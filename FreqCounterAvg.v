==> flow/design.v <==
`timescale 1ns / 1ps
module FreqCounter(
	 input mclk,
	 input signal,
	 output [15:0] freq
    );
parameter countTo = 55000000;  
reg [15:0] freq_count;
reg [15:0] freq_out;
reg [15:0] freqHold0;
reg [15:0] freqHold1;
reg [15:0] freqHold2;
reg [15:0] freqHold3;
reg [15:0] freqHold4;
reg [15:0] freqHold5;
reg [15:0] freqHold6;
reg [15:0] freqHold7;
reg [15:0] freqHold8;
reg [15:0] freqHold9;
reg [15:0] freqHold10;
reg [15:0] freqHold11;
reg [15:0] freqHold12;
reg [15:0] freqHold13;
reg [15:0] freqHold14;
reg [15:0] freqHold15;
reg [25:0] count;
reg old_sig;
reg [4:0] debounce_sig;
reg [2:0] avClk;
reg [18:0] freqTemp;
initial begin
	count = 26'b0;
	old_sig = 1'b0;
	freq_out = 16'b0;
	freq_count = 16'b0;
	avClk = 3'b0;
	freqTemp = 19'b0;
	freqHold0 = 16'b0;
	freqHold1 = 16'b0;
	freqHold2 = 16'b0;
	freqHold3 = 16'b0;
	freqHold4 = 16'b0;
	freqHold5 = 16'b0;
	freqHold6 = 16'b0;
	freqHold7 = 16'b0;
	freqHold8 = 16'b0;
	freqHold9 = 16'b0;
	freqHold10 = 16'b0;
	freqHold11 = 16'b0;
	freqHold12 = 16'b0;
	freqHold13 = 16'b0;
	freqHold14 = 16'b0;
	freqHold15 = 16'b0;
end
always @(posedge mclk) begin
	count = count + 1;
	debounce_sig[0] = signal;
	debounce_sig = debounce_sig << 1;
	if ((&debounce_sig) | (~&debounce_sig))begin
		if (signal != old_sig) begin
			freq_count = freq_count +1;
		end
	end
	if (count >= (countTo >> 4)) begin
		freq_out = freq_count << 3; 
		count = 0;
		freq_count = 0;
		avClk = avClk + 1;
	end
	case (avClk)
		0 : freqHold0 = freq_out;
		1 : freqHold1 = freq_out;
		2 : freqHold2 = freq_out;
		3 : freqHold3 = freq_out;
		4 : freqHold4 = freq_out;
		5 : freqHold5 = freq_out;
		6 : freqHold6 = freq_out;
		7 : begin
				freqHold7 = freq_out;
				freqTemp = freqHold0 + freqHold1 + freqHold2 + freqHold3 +freqHold4 + freqHold5 + freqHold6 + freqHold7+freqHold8 + freqHold9 + freqHold10 + freqHold11 +freqHold12 + freqHold13 + freqHold14 + freqHold15;
			 end
		default :;
	endcase
	old_sig = signal;
	freqHold8 = freqHold0;
	freqHold9 = freqHold1;
	freqHold10 = freqHold2;
	freqHold11 = freqHold3;
	freqHold12 = freqHold4;
	freqHold13 = freqHold5;
	freqHold14 = freqHold6;
	freqHold15 = freqHold7;
end
	assign freq =  freqTemp >> 4;
endmodule
# ---- From RTL to reports: FreqCounter
# Tool output for the design above, in the order of the flow.
# Line numbers count from 1 in the design file above.
# Operators: Yosys type, input widths -> output width; for muxes data width and select width s.
# Cell names lack the library's common part.
# A cell with n/a has no value.
dict set report design {
  design {FreqCounter}
  clock_port {mclk}
  cell_library {sky130hd}
  pvt_corner {tt_025C_1v80}
}

# ---- Elaborated design
# Yosys after proc, flatten, opt, wreduce and memory -nomap, before mapping. Memory bits, and registers merged into a memory's read port (data or address), are not among the register bits. Print and check cells are not counted. Equal cells are merged and count once.
dict set report bits {
  register_bits 209
  latch_bits 0
  mem_bits_rw 0
  romBits 0
  clocked_rd_ports_x_width 0
  mem_count 0
  inputBits 2
  output_inout_bits 16
}
dict set report op_classes {
  n_addsub 18
  n_mul 0
  div 0
  n_cmp 1
  equal 8
  shifts 0
  mux 12
  logic 0
  n_reduce_logical 9
}
# operator count
set op_table {}
lappend op_table {{$add 19x16->19} 12}
lappend op_table {{$mux 16} 9}
lappend op_table {{$reduce_or 7->1} 8}
lappend op_table {{$add 26x1->26 const B} 1}
lappend op_table {{$ge 26x22->1 const B} 1}
lappend op_table {{$add 18x16->19} 1}
lappend op_table {{$mux 19} 1}
lappend op_table {{$add 17x16->18} 1}
lappend op_table {{$add 16x16->17} 1}
lappend op_table {{$add 16x1->16 const B} 1}
lappend op_table {{$mux 13} 1}
lappend op_table {{$eq 3x3->1 const B} 4}
lappend op_table {{$eq 3x2->1 const B} 2}
lappend op_table {{$add 3x1->3 const B} 1}
lappend op_table {{$eq 3x1->1 const B} 1}
lappend op_table {{$logic_not 3->1} 1}
lappend op_table {{$mux 3} 1}
lappend op_table {{$ne 1x1->1} 1}

# ---- Logic depth
# Depth = most cells in a row (Yosys ltp): at word level without a register or memory, in the mapped netlist without a sequential cell, where the memories' decode and read muxes count.
dict set report logic_depth {
  word_depth 16
  abc_area 1
  depth_mapped 35
  depth_no_buf 34
}

# ---- Netlist
# Source: synth_stat.txt of the flow (Yosys; design flattened, memories mapped). It holds for the ABC_AREA given above (unset counts as 0); a run with the other value may have another netlist.
# The area totals of this step are shown rounded.
dict set report synth_totals {
  cells 866
  yosys_area_um2 10400
  ff_cells 202
  buf_cells 7
}
# type count area_total_um2
set types {}
lappend types {edfxtp_1 143 4.29E+03}
lappend types {fa_1 110 2.2E+03}
lappend types {dfxtp_1 59 1.18E+03}
lappend types {inv_1 172 645.619}
lappend types {nand2_1 130 487.968}
lappend types {ha_1 18 225.216}
lappend types {nor2_1 57 213.955}
lappend types {xor2_1 21 183.926}
lappend types {nand3_1 31 155.149}
lappend types {nor2_2 22 137.632}
lappend types {a21oi_1 17 85.082}
lappend types {xnor2_1 9 78.826}
lappend types {o21ai_1 15 75.072}
lappend types {nor2_4 5 56.304}
lappend types {nand4_1 8 50.048}
lappend types {buf_6 4 45.043}
lappend types {nand3b_1 5 37.536}
lappend types {nor3_1 7 35.034}
# Not listed: further types 15, cells in them 33.

# ---- Path before layout
# Source: OpenSTA report_checks on the synthesized netlist (no wires, ideal clock, input and output delay 20% of the period each), path of least setup slack; recovery checks are left aside. Register names are those of the netlist, which keeps one name where synthesis merged equal registers.
dict set report synth_timing {
  path_type {reg-to-reg}
  startpoint {register count[0]}
  endpoint {register freqTemp[16]}
  period_ns 6.07
  launch_ns 0.000
  arrival_time_ns 5.944
  setup_slack_ns -0.126
  path_delay_ns 6.196
  driving_pins 31
  n_path_buf 1
  synth_period_reached_ns 6.196
}
# "path_delay_ns" is the arrival time less input delay plus setup time.
# "driving_pins": output pins that drive a net of the path, with the launching flip-flop's if there is one; two outputs of one cell count as two.
# "synth_period_reached_ns" = period - worst setup slack (recovery checks aside). The figure is calculated, with input and output delays left at 20% of the set period.
# Between the ends stands the longest chain of elaborated cells between them, by number of cells; it is not shown to be the way that was timed. Of several equally long chains one is given.
# Each line given opens the expression or statement behind the cell; cells for indexed reads and writes are added by Yosys, which also makes memories of some case tables.
# Ways into the end's enable are left out, as the timed path ends at the data pin.
dict set report synth_via {
  path_cell_list {dfxtp_1 ha_1 nand2_1 nor2_4 nand2_2 nor2_4 nand2_2 xor2_1 nand3_1 nor2_1 nor2_4 nand2_4 inv_2 buf_4 o21ai_1 fa_1 inv_1 fa_1 fa_1 fa_1 inv_1 ha_1 nand2_1 o21ai_0 a21oi_1 o21ai_0 a21oi_1 o21ai_0 nand2_1 nand3_1 nand2_1}
  elab_chain_len 13
  cone_cells 15
  cone_lines 4
  cone_classes {add/sub (10); compare (1); eq/ne (1); mux (3)}
}
# item line_no
set synth_lines {}
lappend synth_lines {{start, declared} 26} ;# reg [25:0] count;
lappend synth_lines {{start, assigned} 56} ;# count = count + 1;
lappend synth_lines {{start, assigned} 66} ;# count = 0;
lappend synth_lines {{$add 26x1->26} 56}
lappend synth_lines {{$ge 26x22->1} 64} ;# if (count >= (countTo >> 4)) begin
lappend synth_lines {{$mux 16} 64}
lappend synth_lines {{$add 19x16->19 x9} 80} ;# freqTemp = freqHold0 + freqHold1 + freqHold2 + freqHold3 +freqHold4 + freqHold5 + freqHold6 + freqHold7+freqHo ...
lappend synth_lines {{$mux 19} 70} ;# case (avClk)
lappend synth_lines {{end, assigned} 80}
lappend synth_lines {{end, declared} 30} ;# reg [18:0] freqTemp;

# ---- Timing after layout
# From the final timing report of stored run 1: the path of least setup slack in the routed layout; clock arrival at registers is part of the times.
dict set report layout_timing {
  path_type {input-to-reg}
  startpoint {input signal}
  endpoint {register freqTemp[14]}
  period_ns 8.17
  input_delay_ns 1.63
  launch_ns 1.63
  arrival_time_ns 6.21
  setup_slack_ns 2.26
  driving_pins 23
  n_path_buf 3
}
# Between the ends stands the longest chain of elaborated cells between them, by number of cells; it is not shown to be the way that was timed. Of several equally long chains one is given.
dict set report layout_via {
  path_cell_list {dlygate4sd2_1 or2_4 nand2_8 nor2_4 buf_4 xor2_1 inv_1 o21ai_4 fa_1 inv_1 fa_1 fa_1 fa_1 inv_1 ha_4 a21oi_4 o21ai_4 a21oi_4 o21ai_2 a21oi_2 o21ai_2 buf_4 xor2_1}
  elab_chain_len 13
  cone_cells 13
  cone_lines 4
  cone_classes {add/sub (9); eq/ne (1); mux (3)}
}
# item line_no
set layout_lines {}
lappend layout_lines {{start, declared} 4} ;# input signal,
lappend layout_lines {{$ne 1x1->1} 60} ;# if (signal != old_sig) begin
lappend layout_lines {{$mux 13} 60}
lappend layout_lines {{$mux 16} 64} ;# if (count >= (countTo >> 4)) begin
lappend layout_lines {{$add 19x16->19 x9} 80} ;# freqTemp = freqHold0 + freqHold1 + freqHold2 + freqHold3 +freqHold4 + freqHold5 + freqHold6 + freqHold7+freqHo ...
lappend layout_lines {{$mux 19} 70} ;# case (avClk)
lappend layout_lines {{end, assigned} 80}
lappend layout_lines {{end, declared} 30} ;# reg [18:0] freqTemp;

Measured data: module FreqCounter, platform sky130hd, 2 stored runs of the flow under differing settings, order arbitrary. Input and output delays are each 20% of the period that was set; the output load is 0.01 pF.
"clock_period_reached_ns" means the clock period less the worst setup slack. The figure is calculated, with input and output delays left at 20% of the set period.
"worst_path_time_ns" = time allowed to the worst setup path (clock period - input delay - output delay, where it has them) - its slack; a late launch clock adds to it, a late capture clock takes from it.
The results are shown rounded.

# stored run 1
==> flow/run.sh <==
#!/bin/bash
# the make line also repeats the synthesis and layout settings of config.mk as NAME=value (left out here)
make -C /OpenROAD-flow-scripts/flow DESIGN_CONFIG=/design/flow/config.mk WORK_HOME=/design/flow/orfs CLKGATE_MAP_FILE= finish
==> flow/config.mk <==
export PLATFORM = sky130hd
export DESIGN_NAME = FreqCounter
export DESIGN_NICKNAME = FreqCounter
export VERILOG_FILES = /design/flow/design.v
export SDC_FILE = /design/flow/constraint.sdc
export NUM_CORES = 4
export LEC_CHECK = 0
export ABC_AREA = 1
export CAP_MARGIN = 20
export CELL_PAD_IN_SITES_GLOBAL_PLACEMENT = 1
export CORE_MARGIN = 8
export CORE_UTILIZATION = 26
export CTS_CLUSTER_SIZE = 58
export GPL_TIMING_DRIVEN = 1
export MIN_ROUTING_LAYER = met1
export PLACE_DENSITY_LB_ADDON = 0.27
export SETUP_SLACK_MARGIN = 2.08
export SLEW_MARGIN = 20
export TNS_END_PERCENT = 50
==> flow/constraint.sdc <==
create_clock -name core_clock -period 8.17 [get_ports {mclk}]
set_input_delay 1.6340 -clock core_clock [delete_from_list [all_inputs] [get_ports {mclk}]]
set_output_delay 1.6340 -clock core_clock [all_outputs]
set_load 0.01 [all_outputs]

==> stored run 1: results <==
holdWs_ns=0.462
total_negative_slack_ns=0.000
post_route_util_pct=33.1
worst_path_time_ns=4.28
worst_setup_path_type="input-to-reg"
fin_ws_ns=2.259
synthArea_um2=10400
finalCellArea_um2=13120
clock_period_reached_ns=5.911
design.die.area_um2=46660

# stored run 2
==> flow/run.sh <==
#!/bin/bash
# the make line also repeats the synthesis and layout settings of config.mk as NAME=value (left out here)
make -C /OpenROAD-flow-scripts/flow DESIGN_CONFIG=/design/flow/config.mk WORK_HOME=/design/flow/orfs CLKGATE_MAP_FILE= finish
==> flow/config.mk <==
export PLATFORM = sky130hd
export DESIGN_NAME = FreqCounter
export DESIGN_NICKNAME = FreqCounter
export VERILOG_FILES = /design/flow/design.v
export SDC_FILE = /design/flow/constraint.sdc
export NUM_CORES = 4
export LEC_CHECK = 0
export ABC_AREA = 1
export CAP_MARGIN = 30
export CELL_PAD_IN_SITES_DETAIL_PLACEMENT = 2
export CELL_PAD_IN_SITES_GLOBAL_PLACEMENT = 3
export CORE_MARGIN = 2
export CORE_UTILIZATION = 34
export CTS_CLUSTER_DIAMETER = 259
export GPL_ROUTABILITY_DRIVEN = 0
export PLACE_DENSITY = 0.7
export SETUP_SLACK_MARGIN = 1.43
export SLEW_MARGIN = 20
==> flow/constraint.sdc <==
create_clock -name core_clock -period 5.88 [get_ports {mclk}]
set_input_delay 1.1760 -clock core_clock [delete_from_list [all_inputs] [get_ports {mclk}]]
set_output_delay 1.1760 -clock core_clock [all_outputs]
set_load 0.01 [all_outputs]

==> stored run 2: results <==
total_negative_slack_ns=0.000
worst_path_time_ns=5.77
worst_setup_path_type="reg-to-reg"
clock_period_reached_ns=5.769
fin_ws_ns=0.111
holdWs_ns=0.527
synthArea_um2=10400
design.die.area_um2=32000
finalCellArea_um2=13380
post_route_util_pct=44.1
