==> flow/design.v <==
module top(
	 input mclk,
	 input signal,
	 output [11:0] freq
    );
reg [11:0] freq_count;
reg [25:0] count;
reg old_sig;
reg [11:0] freq_out;
assign freq = freq_out;
initial begin
	count <= 26'b0;
	old_sig <= 1'b0;
	freq_out <= 12'b0;
	freq_count <= 12'b0;
end
always @(posedge mclk) begin
	count <= count + 1;
	if (signal != old_sig) begin
		freq_count = freq_count +1;
	end
	if (count == 50000000) begin
		freq_out = freq_count >> 1;
		count <= 0;
		freq_count = 0;
	end
	old_sig = signal;
end
endmodule
### From RTL to reports: top

Tool output for the design above, in the order of the flow.
Lines are those of the file above, counted from 1.
Operators carry their Yosys type and port widths (W data, S select, Z words).
Library cell names are shortened.
A cell with -- has no value.

| design | value |
|---|---|
| design top | top |
| clock | mclk |
| standard-cell library | sky130hd |
| library corner | tt_025C_1v80 |

### Word-level counts

Source: Yosys, flattened and elaborated, memories not mapped. Widths are those after wreduce. Registers that Yosys merges into a memory's read port (data or address) are not register bits. Print and check cells do not count. Equal cells are merged and count once.

| storage and ports | value |
|---|---|
| bits in registers | 50 |
| output and inout port bits | 12 |

| cells by class | value |
|---|---|
| add/sub/neg operators | 2 |
| eq/ne operators | 2 |
| muxes and demuxes | 1 |

Operators by type and width:

| cell | count |
|---|---|
| $add A26 B1 Y26 const B | 1 |
| $eq A26 B26 Y1 const B | 1 |
| $add A12 B1 Y12 const B | 1 |
| $mux W12 | 1 |
| $ne A1 B1 Y1 | 1 |

### Logic depth

Longest topological path by Yosys (ltp), each cell counted once; first at word level (registers and memories cut), then after technology mapping (sequential cells cut; the memories' decode and read muxes count).

| depth | value |
|---|---|
| depth after elaboration | 2 |
| ABC_AREA | 0 |
| gate-level depth with buffers | 7 |
| gate-level depth less buffers | 6 |

### Netlist

Yosys stat after the flow's synthesis: flattened, memories mapped to cells. It holds for the ABC_AREA given above (unset counts as 0); a run with the other value may have another netlist.

Cells by type:

| type | count | area in all (um2) |
|---|---|---|
| dfxtp_1 | 39 | 780.749 |
| edfxtp_1 | 11 | 330.317 |
| xnor2_1 | 15 | 131.376 |
| xor2_1 | 11 | 96.342 |
| nand4_1 | 13 | 81.328 |
| nand2_1 | 19 | 71.318 |
| nor2_1 | 14 | 52.55 |
| o21a_1 | 7 | 52.55 |
| a21oi_1 | 10 | 50.048 |
| or3_1 | 7 | 43.792 |
| nand3_1 | 8 | 40.038 |
| ha_1 | 3 | 37.536 |
| nor4_1 | 6 | 37.536 |
| and4_1 | 4 | 35.034 |
| o31ai_1 | 4 | 30.029 |
| o21ai_0 | 5 | 25.024 |
| inv_1 | 6 | 22.522 |
| or4_1 | 3 | 22.522 |

Other cell types: 17; their cells: 28.

| synthesis totals | value |
|---|---|
| buffer cells | 7 |
| cell area after synthesis | 2134.5 um2 |
| cells in the netlist | 213 |
| area of sequential cells | 1111.1 um2 |
| flip-flops | 50 |

### Path before layout

Source: OpenSTA report_checks on the synthesized netlist (no wires, ideal clock, input and output delay 20% of the period each), path of least setup slack; recovery checks are left aside. Register names are those of the netlist, which keeps one name where synthesis merged equal registers.

| timing post-synthesis | value |
|---|---|
| path kind | reg-to-reg |
| start | register count[10] |
| end | register freq_out[0] |
| library setup time | 378 ps |
| launch time at the first pin | 0 ps |
| arrival time | 1544 ps |
| path buffers | 1 |
| delay of the path | 1922 ps |
| setup slack | 358 ps |
| clock period | 2280 ps |
| required time | 1902 ps |
| stages on the path | 5 |
| period reached after synthesis | 1922 ps |

"delay of the path" is the arrival time less input delay plus setup time.
"stages on the path": output pins that drive a net of the path, with the launching flip-flop's if there is one; two outputs of one cell count as two.
"period reached after synthesis" = period - worst setup slack (recovery checks aside). The figure is calculated, with input and output delays left at 20% of the set period.
Between the ends stands the longest chain of elaborated cells between them, by number of cells; it is not shown to be the way that was timed. Of several equally long chains one is given.
A line is the first line of the expression or statement that the cell stems from. Yosys adds cells for indexed reads and writes and turns some case tables into memories.

| on the way, post-synthesis | value |
|---|---|
| cells stage by stage | dfxtp_1 > clkbuf_1 > nor4_1 > nand4_1 > nor2_1 |
| length of the longest elaborated chain | 1 |
| elaborated cells between the ends (all ways) | 1 |
| RTL lines with such cells | 1 |
| classes of those cells | eq/ne: 1 |

Ends and longest elaborated chain, post-synthesis:

| what | RTL line | text |
|---|---|---|
| from (decl) | 7 | `reg [25:0] count;` |
| from (assign) | 18 | `count <= count + 1;` |
| from (assign) | 24 | `count <= 0;` |
| $eq A26 B26 Y1 | 22 | `if (count == 50000000) begin` |
| to (assign) | 23 | `freq_out = freq_count >> 1;` |
| to (decl) | 9 | `reg [11:0] freq_out;` |

### Timing after layout

Path of least setup slack in the final report of run A (OpenROAD, finished layout, wires in). Where an end is a register, its clock arrival counts in the times.
The report prints the path's times to 10 ps; the period is as set.

| timing after layout | value |
|---|---|
| path kind | reg-to-reg |
| start | register count[6] |
| end | register count[25] |
| setup slack | -120 ps |
| stages on the path | 5 |
| clock period | 1570 ps |
| required time | 1810 ps |
| launch time at the first pin | 290 ps |
| arrival time | 1930 ps |
| library setup time | 60 ps |
| path buffers | 0 |

Between the ends stands the longest chain of elaborated cells between them, by number of cells; it is not shown to be the way that was timed. Of several equally long chains one is given.

| on the way, after layout | value |
|---|---|
| cells stage by stage | dfxtp_4 > nand4_4 > or3_4 > or4_4 > a21oi_2 |
| length of the longest elaborated chain | 1 |
| elaborated cells between the ends (all ways) | 2 |
| RTL lines with such cells | 2 |
| classes of those cells | add/sub: 1; eq/ne: 1 |

Ends and longest elaborated chain, after layout:

| what | RTL line | text |
|---|---|---|
| from (decl) | 7 | `reg [25:0] count;` |
| from (assign) | 18 | `count <= count + 1;` |
| from (assign) | 24 | `count <= 0;` |
| $add A26 B1 Y26 | 18 |  |
| to (assign) | 18 |  |
| to (assign) | 24 |  |
| to (decl) | 7 |  |

# Flow runs of top

Record of 2 stored runs of the RTL-to-layout flow on top, platform sky130hd. The runs are unordered. Constraints: input delay and output delay 20% of the set period each, output load 0.01 pF.
"achieved clock period" is the run's clock period less its worst setup slack. It is reckoned from that one timing run; input and output delays stay at 20% of the period that was set.
By "allowed time less slack (worst setup path)" is meant the share of the clock period that the worst setup path is allowed (20% is reserved at inputs, 20% at outputs), minus its slack. Clock arrival times at its registers enter into it.
"overall power": no workload was simulated; the value follows from the tool's default switching activity.
"allowed time less slack (worst setup path)" is given in steps of 10 ps.
Among the settings, . means not set for that run.

| stored run | period_ns | CORE_UTILIZATION | SETUP_SLACK_MARGIN | PLACE_DENSITY | CELL_PAD_IN_SITES_GLOBAL_PLACEMENT | CELL_PAD_IN_SITES_DETAIL_PLACEMENT | ABC_AREA | GPL_TIMING_DRIVEN | CAP_MARGIN | MIN_ROUTING_LAYER | CORE_MARGIN | SLEW_MARGIN | PLACE_DENSITY_LB_ADDON | lowest setup slack (ps) | overall power (µW) | synthesis area (um2) | final utilization (%) | standard-cell area after layout (um2) | achieved clock period (ps) | allowed time less slack (worst setup path) (ps) | critical path kind | worst hold slack (ps) | setup total negative slack (ps) | total die area (um2) |
|---|---|---|---|---|---|---|---|---|---|---|---|---|---|---|---|---|---|---|---|---|---|---|---|---|
| run A | 1.57 | 30 | 0.11 | 0.35 | 3 | 2 | 0 | 1 | 40 | met1 | 2 | 20 | . | -115 | 2239 | 2134.5 | 45.6 | 3115.5 | 1685 | 1690 | reg-to-reg | 365 | -1231 | 7805.7 |
| run B | 2.09 | 71 | . | . | . | . | 1 | . | 20 | . | 2 | 20 | 0.2 | 341 | 1672 | 2488.6 | 80.1 | 2692.6 | 1749 | 1750 | reg-to-reg | 490 | 0 | 3994.9 |
